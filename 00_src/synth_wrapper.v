==> flow/design.v <==
module alu(
    input  wire       clk   ,
    input  wire       rst_n ,
    input  wire [3:0] a     ,
    input  wire [3:0] b     ,
    input  wire [2:0] op    ,
    output reg  [3:0] result,
    output reg        carry     
);
    wire [3:0] sum, b_value;
    wire       c;
    reg        p_carry;
    reg [3:0]  p_result;
    wire [3:0] and_2, or_3, xor_4, not_5, sright_6, sleft_7;
    assign b_value = b ^ {op[0], op[0], op[0], op[0]}; 
    assign and_2   = a & b;
    assign or_3    = a | b;
    assign xor_4   = a ^ b;
    assign not_5   = ~a;
    always @(*) begin
        case(op)
            3'b000 : p_result = sum     ;
            3'b001 : p_result = sum     ;
            3'b010 : p_result = and_2   ;
            3'b011 : p_result = or_3    ;
            3'b100 : p_result = xor_4   ;
            3'b101 : p_result = not_5   ; 
            3'b110 : p_result = sright_6;
            3'b111 : p_result = sleft_7 ;
            default: p_result = 4'b0000 ;
        endcase
        p_carry = ~(op[2] | op[1]) & c;
    end
    always @(posedge clk, negedge rst_n) begin
        if (~rst_n) begin
            result <= 4'b0000;
            carry  <= 1'b0;
        end
        else begin
            result <= p_result;
            carry  <= p_carry;
        end
    end
cla_4bit adder_4bit(
    .a(a),
    .b(b_value),
    .cin(op[0]),
    .s(sum),
    .cout(c)
);
shift_right shift_right_4bit(
    .a(a),
    .b(b),
    .result(sright_6)
);
shift_left shift_left_4bit(
    .a(a),
    .b(b),
    .result(sleft_7)
);
endmodule
module cla_4bit(
    input  wire [3:0] a  ,
    input  wire [3:0] b  ,
    input  wire       cin,
    output reg  [3:0] s  ,
    output reg        cout
);
    reg [3:0] p, g;
    reg [3:0] c;
    always @(*) begin 
        p = a ^ b;  
        g = a & b;  
        c[0] = cin;
        c[1] = g[0] | (p[0] & c[0]);
        c[2] = g[1] | (p[1] & g[0]) | (p[1] & p[0] & c[0]);
        c[3] = g[2] | (p[2] & g[1]) | (p[2] & p[1] & g[0]) | (p[2] & p[1] & p[0] & c[0]);
        cout = g[3] | (p[3] & g[2]) | (p[3] & p[2] & g[1]) | (p[3] & p[2] & p[1] & g[0]) | (p[3] & p[2] & p[1] & p[0] & c[0]);
        s    = p ^ c;  
    end
endmodule
module shift_left(
    input  wire [3:0] a,
    input  wire [3:0] b,
    output reg  [3:0] result
);
    reg [3:0] temp_0, temp_1;
    always @(*) begin
        temp_0 = b[0]    ? {a[2:0]     , 1'b0} : a     ;
        temp_1 = b[1]    ? {temp_0[1:0], 2'b0} : temp_0;
        result = |b[3:2] ? 4'b0                : temp_1;
    end
endmodule
module shift_right(
    input  wire [3:0] a,
    input  wire [3:0] b,
    output reg  [3:0] result
);
    reg [3:0] temp_0, temp_1;
    always @(*) begin
        temp_0 = b[0]    ? {1'b0, a[3:1]     } : a     ;
        temp_1 = b[1]    ? {2'b0, temp_0[3:2]} : temp_0;
        result = |b[3:2] ? 4'b0                : temp_1;
    end
endmodule
module synth_wrapper(
   input  wire       clk   , 
   input  wire       rst_n ,
   input  wire [3:0] a,
   input  wire [3:0] b,
   input  wire [2:0] op,
   output reg  [3:0] result,
   output reg        carry
);
   reg [3:0] a_reg, b_reg;
   reg [2:0] op_reg;
   reg [3:0] result_reg;
   reg       carry_reg;
   always@(posedge clk, negedge rst_n) begin
      if(~rst_n) begin
         a_reg  <= 4'b0;
         b_reg  <= 4'b0;
         op_reg <= 3'b0;
         result <= 4'b0;
         carry  <= 1'b0;
      end
      else begin
         a_reg  <= a;
         b_reg  <= b;
         op_reg <= op;
         result <= result_reg;
         carry  <= carry_reg;
      end
   end
   alu alu_design(
      .clk   (clk),
      .rst_n (rst_n),
      .a     (a_reg),
      .b     (b_reg),
      .op    (op_reg),
      .result(result_reg),
      .carry (carry_reg)    
   );
endmodule
==> Tool chain data of synth_wrapper <==
Tool output for the design above, in the order of the flow.
Line numbers count from 1 in the design file above.
Operators carry their Yosys type and port widths (W data, S select, Z words).
{ "setup": {"top_module": "synth_wrapper", "clk_port": "clk", "library": "sky130hd", "pvt_corner": "tt_025C_1v80"} }

==> Elaborated design <==
Source: Yosys, flattened and elaborated, memories not mapped. Widths are those after wreduce; folded enables and synchronous resets count as part of the registers. Registers that Yosys merges into a memory's read port (data or address) are not register bits. Print and check cells do not count. Equal cells are merged and count once.
{ "classes": {"eq_ne": 7, "add_sub_neg": 0, "shifts": 0, "compare": 0, "bitwise": 37, "mux": 7, "multipliers": 0, "reduce_logical": 3, "n_div": 0} }
{ "ops": {"columns": ["op", "n"], "rows": [
  ["$pmux W4 S7", 1],
  ["$mux W4", 6],
  ["$and A1 B1 Y1", 17],
  ["$xor A4 B4 Y4", 4],
  ["$eq A3 B3 Y1 const B", 4],
  ["$or A1 B1 Y1", 11],
  ["$and A4 B4 Y4", 2],
  ["$eq A3 B2 Y1 const B", 2],
  ["$reduce_or A2 Y1", 2],
  ["$or A4 B4 Y4", 1],
  ["$not A4 Y4", 1],
  ["$eq A3 B1 Y1 const B", 1],
  ["$logic_not A3 Y1", 1],
  ["$not A1 Y1", 1]
]} }
{ "word_totals": {"clocked_rd_ports_x_width": 0, "latchBits": 0, "output_inout_bits": 5, "register_bits": 21, "rom_bits": 0, "in_bits": 13, "memories": 0, "wordCells": 61, "ramBits": 0} }

==> Logic depth <==
Longest topological path by Yosys (ltp), each cell counted once; first at word level (registers and memories cut), then after technology mapping (sequential cells cut; the memories' decode and read muxes count).
{ "logic_depth": {"depth_word": 8, "ABC_AREA": 0, "mapped_depth": 8, "depth_no_buf": 6} }

==> After synthesis <==
The flow's flattened synthesis, as Yosys stat reports it; memories are mapped. The netlist is that of the ABC_AREA named above (0 if unset); the other value can give another one.
{ "types": {"columns": ["cell", "n"], "rows": [
  ["sky130_fd_sc_hd__dfrtp_1", 21],
  ["sky130_fd_sc_hd__ha_1", 13],
  ["sky130_fd_sc_hd__xor2_1", 6],
  ["sky130_fd_sc_hd__a21oi_1", 10],
  ["sky130_fd_sc_hd__inv_1", 11],
  ["sky130_fd_sc_hd__a221o_1", 3],
  ["sky130_fd_sc_hd__a22oi_1", 4],
  ["sky130_fd_sc_hd__o221ai_1", 3],
  ["sky130_fd_sc_hd__nand2b_1", 4],
  ["sky130_fd_sc_hd__o21ai_0", 5],
  ["sky130_fd_sc_hd__a21o_1", 3],
  ["sky130_fd_sc_hd__buf_2", 4],
  ["sky130_fd_sc_hd__o2111ai_1", 2],
  ["sky130_fd_sc_hd__a221oi_2", 1],
  ["sky130_fd_sc_hd__nand2_1", 4],
  ["sky130_fd_sc_hd__and4bb_2", 1],
  ["sky130_fd_sc_hd__buf_6", 1],
  ["sky130_fd_sc_hd__mux2i_1", 1]
]} }
Not listed: further types 13, cells in them 15.
{ "mapped": {"ff_cells": 21, "cells": 112, "mapped_area_um2": 1196.1} }
The figures by module come from a second, unflattened synthesis with its own total; it is not the netlist above.
{ "hier_totals": {"hier_cells": 122, "area_unflattened_um2": 1281.2} }
Each row is one instance without its submodules.
{ "by_module": {"columns": ["mod", "mod_area_um2", "instances", "cells", "seq_area_um2"], "rows": [
  ["alu", 563.0, 1, 68, 125.1],
  ["synth_wrapper", 400.4, 1, 16, 400.4],
  ["cla_4bit", 147.6, 1, 17, 0.0],
  ["shift_left", 86.3, 1, 10, 0.0],
  ["shift_right", 83.8, 1, 11, 0.0]
]} }

==> Path before layout <==
Source: OpenSTA report_checks on the synthesized netlist (no wires, ideal clock, input and output delay 20% of the period each), path of least setup slack; recovery checks are left aside. Register names are those of the netlist, which keeps one name where synthesis merged equal registers.
{ "synth_path": {"kind": "reg2reg", "from": "register op_reg[0]", "to": "register alu_design.result[3]", "required_ns": 2.893, "period_ns": 2.98, "arrival_ns": 1.794, "path_stages": 9, "path_delay_ns": 1.881, "path_slack_ns": 1.099, "period_less_setup_slack_ns": 1.881} }
"path_delay_ns" is the arrival time less input delay plus setup time.
"path_stages": output pins that drive a net of the path, with the launching flip-flop's if there is one; two outputs of one cell count as two.
"period_less_setup_slack_ns" = period - worst setup slack (recovery checks aside). The figure is calculated, with input and output delays left at 20% of the set period.
The rows between start and end are the longest chain of elaborated cells between them; the timing report does not say that the signal goes this way. Where chains are equally long, one stands for them.
Each line given opens the expression or statement behind the cell; cells for indexed reads and writes are added by Yosys, which also makes memories of some case tables.
{ "synth_via": {"path_cell_list": "sky130_fd_sc_hd__dfrtp_1 > sky130_fd_sc_hd__buf_4 > sky130_fd_sc_hd__buf_2 > sky130_fd_sc_hd__xor2_1 > sky130_fd_sc_hd__ha_1 > sky130_fd_sc_hd__a21o_1 > sky130_fd_sc_hd__a31o_2 > sky130_fd_sc_hd__xnor2_1 > sky130_fd_sc_hd__a22oi_1", "elab_chain_len": 8, "cells_between": 22, "lines_between": 6} }
{ "synth_rtl": {"columns": ["element", "line", "rtl"], "rows": [
  ["start: declaration", 116, "reg [2:0] op_reg;"],
  ["start: assignment", 123, "op_reg <= 3'b0;"],
  ["start: assignment", 130, "op_reg <= op;"],
  ["$xor A4 B4 Y4", 15, "assign b_value = b ^ {op[0], op[0], op[0], op[0]};"],
  ["$xor A4 B4 Y4", 72, "p = a ^ b;"],
  ["$and A1 B1 Y1", 77, "c[3] = g[2] | (p[2] & g[1]) | (p[2] & p[1] & g[0]) | (p[2] & p[1] & p[0] & c[0]);"],
  ["$or A1 B1 Y1 x3", 77, null],
  ["$xor A4 B4 Y4", 79, "s    = p ^ c;"],
  ["$pmux W4 S7", 21, "case(op)"],
  ["end: assignment", 36, "result <= 4'b0000;"],
  ["end: assignment", 40, "result <= p_result;"],
  ["end: declaration", 7, "output reg  [3:0] result,"]
]} }

==> Timing after layout <==
From the final timing report of run 2: the path of least setup slack in the routed layout; clock arrival at registers is part of the times.
{ "layout_path": {"kind": "reg2reg", "from": "register op_reg[0]", "to": "register alu_design.result[3]", "path_slack_ns": 0.10, "required_ns": 2.05, "path_stages": 7, "period_ns": 1.88, "arrival_ns": 1.95} }
The rows between start and end are the longest chain of elaborated cells between them; the timing report does not say that the signal goes this way. Where chains are equally long, one stands for them.
{ "layout_via": {"path_cell_list": "sky130_fd_sc_hd__dfrtp_1 > sky130_fd_sc_hd__xor2_1 > sky130_fd_sc_hd__ha_1 > sky130_fd_sc_hd__a21o_1 > sky130_fd_sc_hd__a31o_2 > sky130_fd_sc_hd__xnor2_1 > sky130_fd_sc_hd__a22oi_1", "elab_chain_len": 8, "cells_between": 22, "lines_between": 6} }
{ "layout_rtl": {"columns": ["element", "line", "rtl"], "rows": [
  ["start: declaration", 116, "reg [2:0] op_reg;"],
  ["start: assignment", 123, "op_reg <= 3'b0;"],
  ["start: assignment", 130, "op_reg <= op;"],
  ["$xor A4 B4 Y4", 15, "assign b_value = b ^ {op[0], op[0], op[0], op[0]};"],
  ["$xor A4 B4 Y4", 72, "p = a ^ b;"],
  ["$and A1 B1 Y1", 77, "c[3] = g[2] | (p[2] & g[1]) | (p[2] & p[1] & g[0]) | (p[2] & p[1] & p[0] & c[0]);"],
  ["$or A1 B1 Y1 x3", 77, null],
  ["$xor A4 B4 Y4", 79, "s    = p ^ c;"],
  ["$pmux W4 S7", 21, "case(op)"],
  ["end: assignment", 36, "result <= 4'b0000;"],
  ["end: assignment", 40, "result <= p_result;"],
  ["end: declaration", 7, "output reg  [3:0] result,"]
]} }

# Flow runs of synth_wrapper

Below are 2 stored runs of the flow (Yosys, OpenROAD; platform sky130hd) on synth_wrapper, each with its settings and what was measured, unordered. Constraints: input delay and output delay 20% of the set period each, output load 0.01 pF.
"achieved clock period (ns)": clock period set for the run, less the worst setup slack. It is reckoned from that one timing run; input and output delays stay at 20% of the period that was set.

settings of run 1
{
  "period_ns": 2.9,
  "CORE_UTILIZATION": 72,
  "SETUP_SLACK_MARGIN": 0.51,
  "PLACE_DENSITY_LB_ADDON": 0.07,
  "CELL_PAD_IN_SITES_GLOBAL_PLACEMENT": 2,
  "TNS_END_PERCENT": 60,
  "CTS_CLUSTER_SIZE": 12,
  "CAP_MARGIN": 10,
  "CORE_MARGIN": 2,
  "SLEW_MARGIN": 20
}
report of run 1: did not finish, place, FLW-0024

settings of run 2
{
  "period_ns": 1.88,
  "CORE_UTILIZATION": 63,
  "CAP_MARGIN": 20,
  "CORE_MARGIN": 2,
  "SLEW_MARGIN": 20
}
report of run 2
yosys chip area after synthesis (um^2): 1196.1
finish__design__die__area: 2263.4
finish__design__instance__area__stdcell: 1415.1
finish__timing__setup__ws: 0.104
finish__timing__setup__tns: 0.000
finish__timing__hold__ws: 0.359
achieved clock period (ns): 1.776
